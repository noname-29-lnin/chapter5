==> flow/design.v <==
module alu16 (
    input  logic [15:0] a_in,
    input  logic [15:0] b_in,
    input  logic        sub,      
    output logic [15:0] s_out,
    output logic        carry_out
);
    logic [15:0] b_sel;
    logic        c_in;
    assign b_sel = sub ? ~b_in : b_in;
    assign c_in  = sub ? 1'b1 : 1'b0;
    assign {carry_out, s_out} = a_in + b_sel + c_in;
endmodule
module div_ctrl (
    input  logic clk,
    input  logic rst,
    input  logic go,
    input  logic b_zero,
    input  logic brw,
    input  logic done_cnt,
    output logic ldA, selA_init,
    output logic ldB, selB_init,
    output logic ldQ, clrQ,
    output logic ldCNT, cntINIT,
    output logic errSET, errCLR,
    output logic fin
);
    typedef enum logic[2:0] {
        S_IDLE = 3'd0,
        S_INIT = 3'd1,
        S_COMPARE = 3'd2,
        S_SHIFT = 3'd3,
        S_DONE = 3'd4
    } st_t;
    st_t st, nxt;
    always_ff @(posedge clk or posedge rst)
        if (rst) st <= S_IDLE;
        else     st <= nxt;
    always_comb begin
        nxt = st;
        ldA=0; selA_init=0;
        ldB=0; selB_init=0;
        ldQ=0; clrQ=0;
        ldCNT=0; cntINIT=0;
        errSET=0; errCLR=0;
        fin=0;
        case(st)
        S_IDLE: begin
            clrQ = 1;
            errCLR = 1;
            if (go)
                nxt = S_INIT;
        end
        S_INIT: begin
            selA_init = 1; ldA = 1;
            selB_init = 1; ldB = 1;
            ldCNT = 1; cntINIT = 1;
            clrQ = 1;
            errCLR = 1;
            if (b_zero) begin
                errSET = 1;
                nxt = S_DONE;
            end else begin
                nxt = S_COMPARE;
            end
        end
        S_COMPARE: begin
            ldA = 1;
            ldQ = 1;
            nxt = S_SHIFT;
        end
        S_SHIFT: begin
            ldB = 1;
            ldCNT = 1;
            if (done_cnt) nxt = S_DONE;
            else nxt = S_COMPARE;
        end
        S_DONE: begin
            fin = 1;
            if (!go) nxt = S_IDLE;
        end
        endcase
    end
endmodule
module div_dp (
    input  logic        clk,
    input  logic        rst,
    input  logic [7:0]  din_A,
    input  logic [7:0]  din_B,
    input  logic        ld_A,
    input  logic        sel_A_init,
    input  logic        ld_B,
    input  logic        sel_B_init,
    input  logic        ld_Q,
    input  logic        clr_Q,
    input  logic        ld_cnt,
    input  logic        cnt_init,
    input  logic        set_err,
    input  logic        clr_err,
    output logic        b_is_zero,
    output logic        borrow_flag,
    output logic        cnt_fin,
    output logic [7:0]  quo,
    output logic [7:0]  rem,
    output logic        div_err
);
    logic [15:0] regA;
    logic [15:0] regB;
    logic [7:0]  regQ;
    logic [3:0]  regCNT;
    logic        regERR;
    eq8 chkB (.x(din_B), .zero(b_is_zero));
    logic [15:0] alu_res;
    logic        alu_cout;
    alu16 alu1 (
        .a_in(regA),
        .b_in(regB),
        .sub(1'b1),
        .s_out(alu_res),
        .carry_out(alu_cout)
    );
    assign borrow_flag = ~alu_cout;
    logic [15:0] alu_restore;
    alu16 alu2 (
        .a_in(alu_res),
        .b_in(regB),
        .sub(1'b0),
        .s_out(alu_restore),
        .carry_out()
    );
    logic [15:0] nxtA;
    assign nxtA =
        sel_A_init ? {8'd0, din_A} :
        (borrow_flag ? alu_restore : alu_res);
    logic [15:0] nxtB;
    assign nxtB =
        sel_B_init ? {din_B, 8'd0} : (regB >> 1);
    logic [7:0] nxtQ;
    assign nxtQ = {regQ[6:0], ~borrow_flag};
    logic [3:0] nxtCNT;
    assign nxtCNT  = regCNT - 1;
    assign cnt_fin = (regCNT == 4'd1);
    logic nxtERR;
    assign nxtERR = set_err ? 1'b1 :
                    clr_err ? 1'b0 :
                    regERR;
    always_ff @(posedge clk or posedge rst) begin
        if (rst) begin
            regA  <= 0;
            regB  <= 0;
            regQ  <= 0;
            regCNT<= 0;
            regERR<= 0;
        end else begin
            if (ld_A)  regA <= nxtA;
            if (ld_B)  regB <= nxtB;
            if (clr_Q) regQ <= 8'd0;
            else if (ld_Q) regQ <= nxtQ;
            if (ld_cnt) begin
                if (cnt_init) regCNT <= 4'd9;
                else regCNT <= nxtCNT;
            end
            regERR <= nxtERR;
        end
    end
    assign quo = regQ;
    assign rem = regA[7:0];
    assign div_err = regERR;
endmodule
module divider8_top (
    input  logic       clk,
    input  logic       rst,
    input  logic       start,
    input  logic [7:0] A,
    input  logic [7:0] B,
    output logic       done,
    output logic       err,
    output logic [7:0] Q,
    output logic [7:0] R
);
    logic lA, sAinit;
    logic lB, sBinit;
    logic lQ, cQ;
    logic lCNT, cINIT;
    logic eSET, eCLR;
    logic b_zero, brw, cnt_done;
    div_ctrl ctrl(
        .clk(clk), .rst(rst),
        .go(start),
        .b_zero(b_zero),
        .brw(brw),
        .done_cnt(cnt_done),
        .ldA(lA), .selA_init(sAinit),
        .ldB(lB), .selB_init(sBinit),
        .ldQ(lQ), .clrQ(cQ),
        .ldCNT(lCNT), .cntINIT(cINIT),
        .errSET(eSET), .errCLR(eCLR),
        .fin(done)
    );
    div_dp dp(
        .clk(clk), .rst(rst),
        .din_A(A), .din_B(B),
        .ld_A(lA), .sel_A_init(sAinit),
        .ld_B(lB), .sel_B_init(sBinit),
        .ld_Q(lQ), .clr_Q(cQ),
        .ld_cnt(lCNT), .cnt_init(cINIT),
        .set_err(eSET),
        .clr_err(eCLR),
        .b_is_zero(b_zero),
        .borrow_flag(brw),
        .cnt_fin(cnt_done),
        .quo(Q),
        .rem(R),
        .div_err(err)
    );
endmodule
module eq8 (
    input  logic [7:0] x,
    output logic       zero
);
    assign zero = (x == 8'd0);
endmodule
---- Tool chain data of divider8_top ----
What the tools print for divider8_top, step after step.
Lines are those of the file above, counted from 1.
Library cell names are shortened.
A cell with -- has no value.
inputs
  top module .............................. divider8_top
  clock ................................... clk
  cell library ............................ sky130hd
  timing corner ........................... tt_025C_1v80

---- Elaborated design ----
Counts by Yosys on the flattened word-level netlist (proc, flatten, opt, wreduce; memories kept). Register bits leave out memories and registers merged into their read ports (data or address). Print and check cells are left out. Cells with the same type and inputs are merged into one.
storage and ports
  register bits ........................... 48
  bits of input ports ..................... 19
  output and inout port bits .............. 18
  cells after elaboration ................. 48
cells by class
  add/subtract/negate cells ............... 4
  eq/ne operators ......................... 7
  mux-type cells .......................... 21
  bitwise logic cells ..................... 1
  reduce/logical cells .................... 9
operator list
  kind                                               number
  two-way mux 16 bit                                 3
  adder 16 x 16 -> 17 bit                            1
  adder 17 x 1 -> 17 bit (second input constant)     1
  adder 16 bit                                       1
  NOT 16 bit                                         1
  two-way mux 8 bit                                  2
  case mux 3 bit (select 5 bit)                      1
  two-way mux 3 bit                                  4
  two-way mux 1 bit                                  10
  logical NOT 8 bit                                  1
  OR reduction 2 bit                                 3
  == test 3 x 2 -> 1 bit (second input constant)     2
  nonzero test 5 bit                                 1
  inequality test 2 bit (second input constant)      2
  nonzero test 2 bit                                 2
  subtractor 4 x 1 -> 4 bit (second input constant)  1
  == test 4 x 1 -> 1 bit (second input constant)     1
  two-way mux 4 bit                                  1
  == test 3 x 1 -> 1 bit (second input constant)     1
  == test 3 bit (second input constant)              1
  logical NOT 3 bit                                  1
  AND reduction 3 bit                                1

---- Logic depth ----
Longest topological path by Yosys (ltp), each cell counted once; first at word level (registers and memories cut), then after technology mapping (sequential cells cut; the memories' decode and read muxes count).
logic depth
  word-level depth ........................ 6
  ABC_AREA ................................ 0
  depth in mapped cells ................... 18
  gate-level depth less buffers ........... 18

---- Netlist ----
Yosys stat after the flow's synthesis: flattened, memories mapped to cells. It holds for the ABC_AREA given above (unset counts as 0); a run with the other value may have another netlist.
synthesis totals
  cell count .............................. 413
  mapped area ............................. 3683.5 um2
  sequential area ......................... 1252.5 um2
  flip-flop cells ......................... 50
  buffers ................................. 23
cell types
  cell type  number  total area (um2)
  dfrtp_1    49      1.23E+03
  ha_1       33      412.896
  mux2i_1    29      290.278
  nor2_1     54      202.694
  xnor2_1    16      140.134
  o21ai_0    27      135.13
  xor2_1     14      122.618
  a21oi_1    22      110.106
  inv_1      29      108.854
  a211oi_1   13      97.594
  nand2_1    26      97.594
  buf_4      8       60.058
  a21o_1     7       52.55
  a22oi_1    6       45.043
  fa_1       2       40.038
  nor3_1     7       35.034
  clkbuf_1   9       33.782
  nand2b_1   5       31.28
Other cell types: 31; their cells: 57.
By module: a second synthesis without flattening, with its own total; a netlist apart from the flattened one above.
second synthesis, totals
  cell total of the unflattened synthesis .. 482
  area total of the unflattened synthesis .. 4300.4 um2
Rows give one instance, submodules left out.
modules
  module        instances  cells  area (um2)  sequential area (um2)
  div_dp        1          213    2217.1      1126.1
  alu16         2          122    919.6       0.0
  div_ctrl      1          22     225.2       126.4
  eq8           1          3      18.8        0.0
  divider8_top  1          0      0.0         0.0

---- Worst setup path after synthesis ----
Source: OpenSTA report_checks on the synthesized netlist (no wires, ideal clock, input and output delay 20% of the period each), path of least setup slack; recovery checks are left aside. Register names are those of the netlist, which keeps one name where synthesis merged equal registers.
timing path after synthesis
  path type ............................... register to register
  from .................................... register dp.regA[0]
  to ...................................... register dp.regA[15]
  clock period ............................ 6.65 ns
  library setup time ...................... 0.094 ns
  time at the first pin ................... 0.000 ns
  arrival ................................. 3.497 ns
  data required time ...................... 6.556 ns
  setup slack ............................. 3.059 ns
  delay of the path ....................... 3.591 ns
  driving pins on the path ................ 19
  buffers on the path ..................... 0
  synthesis period reached ................ 3.591 ns
"delay of the path" = arrival - input delay + setup time.
"driving pins on the path": output pins that drive a net of the path, with the launching flip-flop's if there is one; two outputs of one cell count as two.
"synthesis period reached" is the clock period less the worst setup slack; recovery checks do not enter. This is arithmetic on one report: input and output delays are still those of the set period (20% each).
Between the ends stands the longest chain of elaborated cells between them, by number of cells; it is not shown to be the way that was timed. Of several equally long chains one is given.
Each line given opens the expression or statement behind the cell; cells for indexed reads and writes are added by Yosys, which also makes memories of some case tables.
on the way, after synthesis
  cells stage by stage .................... dfrtp_1 inv_1 ha_1 inv_1 fa_1 a211oi_2 o211ai_2 a41oi_2 a21oi_1 a311oi_1 xnor2_1 ha_1 a21oi_1 o21ai_0 a21oi_1 xnor2_1 nor2_1 xnor2_1 a211oi_1
  length of the longest elaborated chain .. 5
  elaborated cells between the ends (all ways) .. 5
  source lines of those cells ............. 3
  classes of those cells .................. add/sub (3); mux (2)
RTL lines, path after synthesis
  what                     line  text
  start, declared          107   logic [15:0] regA;
  start, assigned          149   regA  <= 0;
  start, assigned          155   if (ld_A)  regA <= nxtA;
  adder 16 x 16 -> 17 bit  12    assign {carry_out, s_out} = a_in + b_sel + c_in;
  adder 17 x 1 -> 17 bit   12
  adder 16 bit             12
  two-way mux 16 bit       134   (borrow_flag ? alu_restore : alu_res);
  two-way mux 16 bit       133   sel_A_init ? {8'd0, din_A} :
  end, assigned            149
  end, assigned            155
  end, declared            107

---- Path in the finished layout ----
From the final timing report of stored run 1: the path of least setup slack in the routed layout; clock arrival at registers is part of the times.
timing path after layout
  path type ............................... register to register
  from .................................... register dp.regA[0]
  to ...................................... register dp.regA[13]
  clock period ............................ 5.13 ns
  library setup time ...................... 0.09 ns
  time at the first pin ................... 0.31 ns
  arrival ................................. 4.46 ns
  data required time ...................... 5.35 ns
  setup slack ............................. 0.89 ns
  driving pins on the path ................ 19
  buffers on the path ..................... 0
Between the ends stands the longest chain of elaborated cells between them, by number of cells; it is not shown to be the way that was timed. Of several equally long chains one is given.
on the way, after layout
  cells stage by stage .................... dfrtp_1 inv_1 ha_1 inv_1 fa_1 a211oi_2 o21ai_0 a21oi_1 xnor2_1 ha_1 or3_1 o21ai_0 o21bai_1 a211oi_1 a21boi_0 xor2_1 nor2_1 a21oi_1 a211oi_1
  length of the longest elaborated chain .. 5
  elaborated cells between the ends (all ways) .. 5
  source lines of those cells ............. 3
  classes of those cells .................. add/sub (3); mux (2)
RTL lines, path after layout
  what                     line  text
  start, declared          107   logic [15:0] regA;
  start, assigned          149   regA  <= 0;
  start, assigned          155   if (ld_A)  regA <= nxtA;
  adder 16 x 16 -> 17 bit  12    assign {carry_out, s_out} = a_in + b_sel + c_in;
  adder 17 x 1 -> 17 bit   12
  adder 16 bit             12
  two-way mux 16 bit       134   (borrow_flag ? alu_restore : alu_res);
  two-way mux 16 bit       133   sel_A_init ? {8'd0, din_A} :
  end, assigned            149
  end, assigned            155
  end, declared            107

Appendix: measured runs

Module divider8_top, platform sky130hd: 2 stored runs of the flow (Yosys, OpenROAD) with differing settings, in no particular order. Input and output delays are each 20% of the period that was set; the output load is 0.01 pF.
"achieved clock period" = clock period - worst setup slack. The figure is calculated, with input and output delays left at 20% of the set period.
"critical path time" is the time allowed to the run's worst setup path (the clock period less input and output delay, where it has them) less its slack. Clock arrival times count: a late capture clock shortens it, a late launch clock lengthens it.

---- stored run 1 ----
settings
  period_ns = 5.13
  CORE_UTILIZATION = 63
  SETUP_SLACK_MARGIN = 0.44
  PLACE_DENSITY = 0.48
  CELL_PAD_IN_SITES_DETAIL_PLACEMENT = 0
  GPL_TIMING_DRIVEN = 1
  CTS_CLUSTER_SIZE = 41
  CAP_MARGIN = 20
  SLEW_MARGIN = 30
  MIN_ROUTING_LAYER = met2
  MAX_ROUTING_LAYER = met4
  CORE_MARGIN = 2
results
  Yosys chip area after synthesis ......... 3683.5 um2
  area inside the die boundary ............ 6474.6 um2
  standard-cell area after routing ........ 4146.5 um2
  utilization after layout ................ 0.744
  setup slack of the worst path ........... 0.893 ns
  setup total negative slack .............. 0.000 ns
  worst hold slack in the final report .... 0.510 ns
  achieved clock period ................... 4.237 ns
  critical path time ...................... 4.24 ns
  critical path type ...................... register to register

---- stored run 2 ----
settings
  period_ns = 5.51
  CORE_UTILIZATION = 31
  PLACE_DENSITY = 0.51
  CORE_ASPECT_RATIO = 1.58
  CELL_PAD_IN_SITES_GLOBAL_PLACEMENT = 2
  GPL_ROUTABILITY_DRIVEN = 1
  CTS_CLUSTER_SIZE = 52
  CAP_MARGIN = 20
  CORE_MARGIN = 2
  SLEW_MARGIN = 20
results
  Yosys chip area after synthesis ......... 3683.5 um2
  area inside the die boundary ............ 12793.3 um2
  standard-cell area after routing ........ 4286.6 um2
  utilization after layout ................ 0.366
  setup slack of the worst path ........... 1.455 ns
  setup total negative slack .............. 0.000 ns
  worst hold slack in the final report .... 0.503 ns
  achieved clock period ................... 4.055 ns
  critical path time ...................... 4.06 ns
  critical path type ...................... register to register
